==> flow/design.v <==
module SRAM(clk, rst, SRAM_WE_N, SRAM_ADDR, SRAM_DQ, SRAM_UB_N, SRAM_LB_N, SRAM_CE_N, SRAM_OE_N);
	input clk, rst, SRAM_WE_N;
	input [18:0]SRAM_ADDR;
	inout [15:0]SRAM_DQ;
	input SRAM_UB_N, SRAM_LB_N, SRAM_CE_N, SRAM_OE_N;
	reg [15:0]memory[0:63];
	assign SRAM_DQ = SRAM_WE_N ? memory[SRAM_ADDR] : 16'bzzzz_zzzz_zzzz_zzzz;
	always@(posedge clk) begin
		if(~SRAM_WE_N) begin
			memory[SRAM_ADDR] <= SRAM_DQ;
		end
	end
endmodule
## Step by step through the tools: SRAM

The steps from the RTL of SRAM to its reports follow in flow order.
Lines are those of the file above, counted from 1.
Operators carry their Yosys type and port widths (W data, S select, Z words).
Library cell names are shortened.
Not given: --

| set-up | value |
|---|---|
| design top | SRAM |
| clock port | clk |
| library | sky130hd |
| library corner | tt_025C_1v80 |

## Word level

Yosys after proc, flatten, opt, wreduce and memory -nomap, before mapping. Enables and synchronous resets that opt folds into registers are not counted as muxes. Memory bits, and registers merged into a memory's read port (data or address), are not among the register bits. Print and check cells are not counted. Equal cells are merged and count once.
Yosys's memory passes give these memory sizes; they may raise the number of words (mostly to a power of two), join words into wider ones and drop unused or constant bits.

| operators by class | value |
|---|---|
| multiplexer cells | 4 |

Operators by type and width:

| kind | number |
|---|---|
| $mux W16 | 2 |
| $mux W6 | 1 |
| $mux W1 | 1 |

| word-level totals | value |
|---|---|
| register bits after elaboration | 0 |
| memory bits (writable) | 1,024 |
| memories kept | 1 |
| input bits | 26 |
| output and inout port bits | 16 |
| cells after elaboration | 5 |

Memories:

| memory | words | bits a word | read ports | wr ports | RTL line | source |
|---|---|---|---|---|---|---|
| memory | 64 | 16 | 1 | 1 | 6 | `reg [15:0]memory[0:63];` |

## Depth

Longest topological path by Yosys (ltp), each cell counted once; first at word level (registers and memories cut), then after technology mapping (sequential cells cut; the memories' decode and read muxes count).

| depth | value |
|---|---|
| depth in word-level cells | 2 |
| ABC_AREA | 0 |
| gate-level depth with buffers | 11 |

## Synthesis result

The flow's flattened synthesis, as Yosys stat reports it; memories are mapped. The netlist is that of the ABC_AREA named above (0 if unset); the other value can give another one.

| mapped netlist | value |
|---|---|
| cells in the netlist | 2,249 |
| synthesis area | 39,187.6 um2 |
| area of sequential cells | 30,749.5 um2 |
| mapped flip-flops | 1,024 |
| buffers | 162 |

Cell types:

| cell type | number | total area (um2) |
|---|---|---|
| edfxtp_1 | 1,024 | 3.07E+04 |
| mux2i_1 | 154 | 1.54E+03 |
| a22oi_1 | 196 | 1.47E+03 |
| a221oi_1 | 106 | 928.39 |
| nor2_1 | 159 | 596.822 |
| a21oi_1 | 74 | 370.355 |
| o22ai_1 | 58 | 362.848 |
| buf_2 | 56 | 280.269 |
| clkbuf_1 | 63 | 236.477 |
| o22a_1 | 27 | 236.477 |
| a22o_1 | 21 | 183.926 |
| nand2_1 | 44 | 165.158 |
| o21ai_0 | 32 | 160.154 |
| a211oi_1 | 20 | 150.144 |
| a31oi_1 | 23 | 143.888 |
| buf_6 | 12 | 135.13 |
| mux4_2 | 6 | 135.13 |
| mux2_1 | 11 | 123.869 |

Other cell types: 40; their cells: 163.

## Timing after synthesis

Source: OpenSTA report_checks on the synthesized netlist (no wires, ideal clock, input and output delay 20% of the period each), path of least setup slack; recovery checks are left aside. Register names are those of the netlist, which keeps one name where synthesis merged equal registers.

| timing path post-synthesis | value |
|---|---|
| path type | input port to output port |
| start point | input port SRAM_ADDR[2] |
| end point | output port SRAM_DQ[1] |
| clock period | 6,300 ps |
| input delay | 1,260 ps |
| output delay | 1,260 ps |
| arrival time | 3,871 ps |
| slack | 1,169 ps |
| path delay | 2,611 ps |
| stages | 9 |
| path buffers | 4 |
| period reached after synthesis | 5,131 ps |

"path delay" = arrival - input delay + setup time.
At an output port there is no setup time.
"stages" counts driving pins, that of a launching flip-flop among them; a cell with two outputs on the path counts twice.
"period reached after synthesis" = period - worst setup slack (recovery checks aside). The figure is calculated, with input and output delays left at 20% of the set period.
Between the ends stands the longest chain of elaborated cells between them, by number of cells; it is not shown to be the way that was timed. Of several equally long chains one is given.
A line is the first line of the expression or statement that the cell stems from. Yosys adds cells for indexed reads and writes and turns some case tables into memories.
The chain passes a memory read, where the word-level depth is cut; so it can be longer than that depth.

| between the ends, post-synthesis | value |
|---|---|
| cells stage by stage | buf_6 > buf_6 > buf_4 > buf_2 > mux2_1 > a221oi_1 > o22ai_1 > a22oi_1 > nand4_1 |
| cells in the longest elaborated chain | 2 |
| elaborated cells on any way between the ends | 2 |
| those cells by class | mux: 1; memory: 1 |

RTL lines, path post-synthesis:

| item | RTL line | source |
|---|---|---|
| start, declared | 3 | `input [18:0]SRAM_ADDR;` |
| $mem_v2 Z64 W16 | 6 | `reg [15:0]memory[0:63];` |
| $mux W16 | 7 | `assign SRAM_DQ = SRAM_WE_N ? memory[SRAM_ADDR] : 16'bzzzz_zzzz_zzzz_zzzz;` |
| end, declared | 4 | `inout [15:0]SRAM_DQ;` |

## Timing after layout

From the final timing report of job 1: the path of least setup slack in the routed layout; clock arrival at registers is part of the times.
The report prints the path's times to 10 ps; the period is as set.

| timing path after layout | value |
|---|---|
| path type | input port to output port |
| start point | input port SRAM_ADDR[2] |
| end point | output port SRAM_DQ[14] |
| clock period | 3,120 ps |
| input delay | 620 ps |
| output delay | 620 ps |
| arrival time | 2,880 ps |
| slack | -380 ps |
| stages | 8 |
| path buffers | 4 |

Between the ends stands the longest chain of elaborated cells between them, by number of cells; it is not shown to be the way that was timed. Of several equally long chains one is given.
The chain passes a memory read, where the word-level depth is cut; so it can be longer than that depth.

| between the ends, after layout | value |
|---|---|
| cells stage by stage | buf_12 > buf_4 > buf_12 > mux4_2 > mux2i_1 > buf_4 > o22ai_1 > or4b_4 |
| cells in the longest elaborated chain | 2 |
| elaborated cells on any way between the ends | 2 |
| those cells by class | mux: 1; memory: 1 |

RTL lines, path after layout:

| item | RTL line | source |
|---|---|---|
| start, declared | 3 | `input [18:0]SRAM_ADDR;` |
| $mem_v2 Z64 W16 | 6 | `reg [15:0]memory[0:63];` |
| $mux W16 | 7 | `assign SRAM_DQ = SRAM_WE_N ? memory[SRAM_ADDR] : 16'bzzzz_zzzz_zzzz_zzzz;` |
| end, declared | 4 | `inout [15:0]SRAM_DQ;` |

Subject: flow runs of SRAM

Hi,

Top module SRAM; platform sky130hd; tools Yosys and OpenROAD; 2 stored runs in no particular order. Input and output delays are each 20% of the period that was set; the output load is 0.01 pF.
By "achieved period" is meant the clock period of the run minus its worst setup slack. This is arithmetic on one report: input and output delays are still those of the set period (20% each).
"worst path time" = time allowed to the worst setup path (clock period - input delay - output delay, where it has them) - its slack; a late launch clock adds to it, a late capture clock takes from it.
"power consumption": no workload was simulated; the value follows from the tool's default switching activity.
"worst path time" is known to 10 ps.

## Job 1

==> flow/run.sh <==
#!/bin/bash
# the make line also repeats the synthesis and layout settings of config.mk as NAME=value (left out here)
make -C /OpenROAD-flow-scripts/flow DESIGN_CONFIG=/design/flow/config.mk WORK_HOME=/design/flow/orfs CLKGATE_MAP_FILE= finish
==> flow/config.mk <==
export PLATFORM = sky130hd
export DESIGN_NAME = SRAM
export DESIGN_NICKNAME = SRAM
export VERILOG_FILES = /design/flow/design.v
export SDC_FILE = /design/flow/constraint.sdc
export NUM_CORES = 4
export LEC_CHECK = 0
export CAP_MARGIN = 20
export CELL_PAD_IN_SITES_GLOBAL_PLACEMENT = 0
export CORE_MARGIN = 8
export CORE_UTILIZATION = 43
export CTS_CLUSTER_DIAMETER = 257
export GPL_ROUTABILITY_DRIVEN = 0
export PLACE_DENSITY_LB_ADDON = 0.01
export SETUP_SLACK_MARGIN = 0.14
export SLEW_MARGIN = 40
==> flow/constraint.sdc <==
create_clock -name core_clock -period 3.12 [get_ports {clk}]
set_input_delay 0.6240 -clock core_clock [delete_from_list [all_inputs] [get_ports {clk}]]
set_output_delay 0.6240 -clock core_clock [all_outputs]
set_load 0.01 [all_outputs]

| result of job 1 | value |
|---|---|
| synthesized cell area | 39,187.6 um2 |
| die size | 101,051.0 um2 |
| standard-cell area after layout | 51,488.1 um2 |
| post-route utilization | 57.1% |
| worst setup slack after layout | -379 ps |
| sum of negative setup slack | -4,157 ps |
| worst hold slack after layout | 44 ps |
| power consumption | 0.031571 W |
| achieved period | 3,499 ps |
| worst path time | 2,250 ps |
| worst setup path kind | input port to output port |

## Job 2

==> flow/run.sh <==
#!/bin/bash
# the make line also repeats the synthesis and layout settings of config.mk as NAME=value (left out here)
make -C /OpenROAD-flow-scripts/flow DESIGN_CONFIG=/design/flow/config.mk WORK_HOME=/design/flow/orfs CLKGATE_MAP_FILE= finish
==> flow/config.mk <==
export PLATFORM = sky130hd
export DESIGN_NAME = SRAM
export DESIGN_NICKNAME = SRAM
export VERILOG_FILES = /design/flow/design.v
export SDC_FILE = /design/flow/constraint.sdc
export NUM_CORES = 4
export LEC_CHECK = 0
export CAP_MARGIN = 20
export CELL_PAD_IN_SITES_DETAIL_PLACEMENT = 1
export CELL_PAD_IN_SITES_GLOBAL_PLACEMENT = 1
export CORE_ASPECT_RATIO = 1.31
export CORE_MARGIN = 2
export CORE_UTILIZATION = 61
export GPL_TIMING_DRIVEN = 0
export PLACE_DENSITY_LB_ADDON = 0.09
export SETUP_SLACK_MARGIN = 0.38
export SLEW_MARGIN = 35
==> flow/constraint.sdc <==
create_clock -name core_clock -period 3.98 [get_ports {clk}]
set_input_delay 0.7960 -clock core_clock [delete_from_list [all_inputs] [get_ports {clk}]]
set_output_delay 0.7960 -clock core_clock [all_outputs]
set_load 0.01 [all_outputs]

Job 2: incomplete, routing halted on ODB-0269

Regards
